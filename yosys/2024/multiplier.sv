==> flow/design.v <==
module multiplier (
    input 	        rst,
    input 	        clk,
    input [7:0] 	  in1,
    input [7:0] 	  in2,
    output [15:0]   out
                  );
  reg [3:0]  stage = 0;
  reg [15:0] accumulator = 0;
  reg [7:0]  in1_shifted = 0;
  reg [15:0] in2_shifted = 0;
  always @(posedge clk) 
    if (rst || stage == 9)
      stage <= 0;
    else
      stage <= stage + 1;
  always @(posedge clk) 
    if (rst) begin
      in1_shifted <= 0;
      in2_shifted <= 0;
    end else if (stage == 0) begin
        in1_shifted <= in1;
        in2_shifted <= in2;
    end else begin
        in1_shifted <= in1_shifted >> 1;
        in2_shifted <= in2_shifted << 1;
    end
  always @(posedge clk)
    if (rst || stage == 9) begin
      accumulator <= 0;
    end else if (in1_shifted[0]) begin
        accumulator <= accumulator + in2_shifted;
    end
  assign out = accumulator;
endmodule
# From RTL to reports: multiplier
# Tool output for the design above, in the order of the flow.
# Lines are those of the file above, counted from 1.
# Operators carry their Yosys type and port widths (W data, S select, Z words).
# Library cell names are shortened.
# A cell with -- has no value.
# setup
top_module	multiplier
clk_port	clk
cell_library	sky130hd
lib_corner	tt_025C_1v80

# Word level
# Yosys after proc, flatten, opt, wreduce and memory -nomap, before mapping. Memory bits, and registers merged into a memory's read port (data or address), are not among the register bits. Print and check cells are not counted. Equal cells are merged and count once.
# classes
n_addsub	2
n_eq	1
mux	2
bitwise	1
reduce_and_logical	4
# ops
op	n
$add A16 B16 Y16	1
$mux W8	1
$mux W7	1
$reduce_or A2 Y1	2
$add A4 B1 Y4 const B	1
$eq A4 B4 Y1 const B	1
$logic_not A4 Y1	1
$logic_or A1 B1 Y1	1
$not A1 Y1	1
# word_totals
ff_bits	44
input_bits	18
output_inout_bits	16
elab_cells	17

# Logic depth
# Yosys ltp: most cells in a row. Word level: on the elaborated netlist, between registers, memories and ports. Mapped: between sequential cells and ports; inverters and the memories' decode and read muxes count.
# logic_depth
depth_word	3
abc_area	0
depth_mapped	8
depth_no_buf	8

# After synthesis
# Yosys stat after the flow's synthesis: flattened, memories mapped to cells. It holds for the ABC_AREA given above (unset counts as 0); a run with the other value may have another netlist.
# mapped
cell_count	234
yosys_area_um2	2178.3
seqArea_um2	880.8
ffs	44
buf_cells	5
# by_type
cell_type	n	area_total_um2
dfxtp_1	44	880.845
ha_1	18	225.216
a22o_1	14	122.618
nor2_1	24	90.086
nand2_1	22	82.579
mux2i_1	8	80.077
and2_1	11	68.816
a21oi_1	13	65.062
xnor2_1	6	52.55
a21oi_2	4	35.034
inv_1	9	33.782
nand3_1	6	30.029
o21ai_0	6	30.029
a41oi_4	1	27.526
xor2_1	3	26.275
nor3_1	5	25.024
a211oi_1	3	22.522
o211ai_1	3	22.522
# Other cell types: 23; their cells: 34.

# Worst setup path after synthesis
# Path of least setup slack by OpenSTA after synthesis, without wires, with an ideal clock, recovery checks aside; 20% of the period is set as input and as output delay. Where synthesis merged equal registers, the netlist keeps one of their names.
# synth_path
kind	reg2reg
start	register accumulator[0]
end	register accumulator[12]
clock_period_ns	3.85
setup_time_ns	0.060
launch_ns	0.000
arrival_time_ns	2.070
required_time_ns	3.790
setup_slack_ns	1.720
delay_ns	2.130
path_stages	9
n_path_buf	0
synth_period_reached_ns	2.13
# "delay_ns" = arrival - input delay + setup time.
# "path_stages" counts driving pins, that of a launching flip-flop among them; a cell with two outputs on the path counts twice.
# "synth_period_reached_ns" is the clock period less the worst setup slack; recovery checks do not enter. This is arithmetic on one report: input and output delays are still those of the set period (20% each).
# The rows between start and end are the longest chain of elaborated cells between them; the timing report does not say that the signal goes this way. Where chains are equally long, one stands for them.
# Each line given opens the expression or statement behind the cell; cells for indexed reads and writes are added by Yosys, which also makes memories of some case tables.
# synth_via
path_cell_list	dfxtp_1 > ha_1 > fa_1 > a21oi_2 > o21ai_2 > a41oi_4 > o221ai_2 > a2111oi_2 > nand2b_1
elab_chain_len	1
cells_between	1
lines_between	1
classes_between	add/sub (1)
# synth_rtl
element	line_no	rtl
from (decl)	9	reg [15:0] accumulator = 0;
from (assign)	30	accumulator <= 0;
from (assign)	32	accumulator <= accumulator + in2_shifted;
$add A16 B16 Y16	32
to (assign)	30
to (assign)	32
to (decl)	9

# Worst path after layout
# From the final timing report of run A: the path of least setup slack in the routed layout; clock arrival at registers is part of the times.
# layout_path
kind	reg2reg
start	register accumulator[0]
end	register accumulator[12]
clock_period_ns	3.72
setup_time_ns	0.05
launch_ns	0.30
arrival_time_ns	2.58
required_time_ns	3.98
setup_slack_ns	1.40
path_stages	9
n_path_buf	0
# The rows between start and end are the longest chain of elaborated cells between them; the timing report does not say that the signal goes this way. Where chains are equally long, one stands for them.
# layout_via
path_cell_list	dfxtp_1 > ha_1 > fa_1 > a21oi_2 > o21ai_2 > a41oi_4 > o221ai_2 > a2111oi_2 > nand2b_1
elab_chain_len	1
cells_between	1
lines_between	1
classes_between	add/sub (1)
# layout_rtl
element	line_no	rtl
from (decl)	9	reg [15:0] accumulator = 0;
from (assign)	30	accumulator <= 0;
from (assign)	32	accumulator <= accumulator + in2_shifted;
$add A16 B16 Y16	32
to (assign)	30
to (assign)	32
to (decl)	9

# multiplier through Yosys and OpenROAD on sky130hd: 2 stored runs, unordered, with their settings and measured results. The constraints put input and output delay at 20% of the set period each and load the outputs with 0.01 pF.
# "achievedPeriod_ns": clock period set for the run, less the worst setup slack. It is reckoned from that one timing run; input and output delays stay at 20% of the period that was set.
# "worst_path_ns" = time allowed to the worst setup path (clock period - input delay - output delay, where it has them) - its slack; a late launch clock adds to it, a late capture clock takes from it.
# "total_power_uw": no workload was simulated; the value follows from the tool's default switching activity.
# Among the settings, n/a means not set for that run.
# Results: n/a = not shown.
stored run	period_ns	CORE_UTILIZATION	SETUP_SLACK_MARGIN	PLACE_DENSITY	CORE_ASPECT_RATIO	CELL_PAD_IN_SITES_DETAIL_PLACEMENT	ABC_AREA	GPL_ROUTABILITY_DRIVEN	CTS_CLUSTER_SIZE	CTS_CLUSTER_DIAMETER	CAP_MARGIN	MIN_ROUTING_LAYER	CORE_MARGIN	SLEW_MARGIN	TNS_END_PERCENT	GPL_TIMING_DRIVEN	MAX_ROUTING_LAYER	total_power_uw	layout_stdcell_area_um2	worstSetupSlack_ns	hold_ws_ns	worst_path_ns	critical_path_type	synth_area_um2	achievedPeriod_ns	final_setup_tns_ns	die_um2
run A	3.72	26	0.29	0.88	1.2	1	0	1	46	331	0	met1	2	20	n/a	n/a	n/a	1036	2727.6	1.397	0.458	2.32	reg2reg	2178.3	2.323	0.000	9129.4
run B	1.64	45	n/a	0.9	0.7	2	n/a	1	13	183	25	met2	2	0	40	1	met4	n/a	n/a	n/a	n/a	n/a	n/a	n/a	n/a	n/a	n/a
# Run B: no results, placement failed with DPL-0033
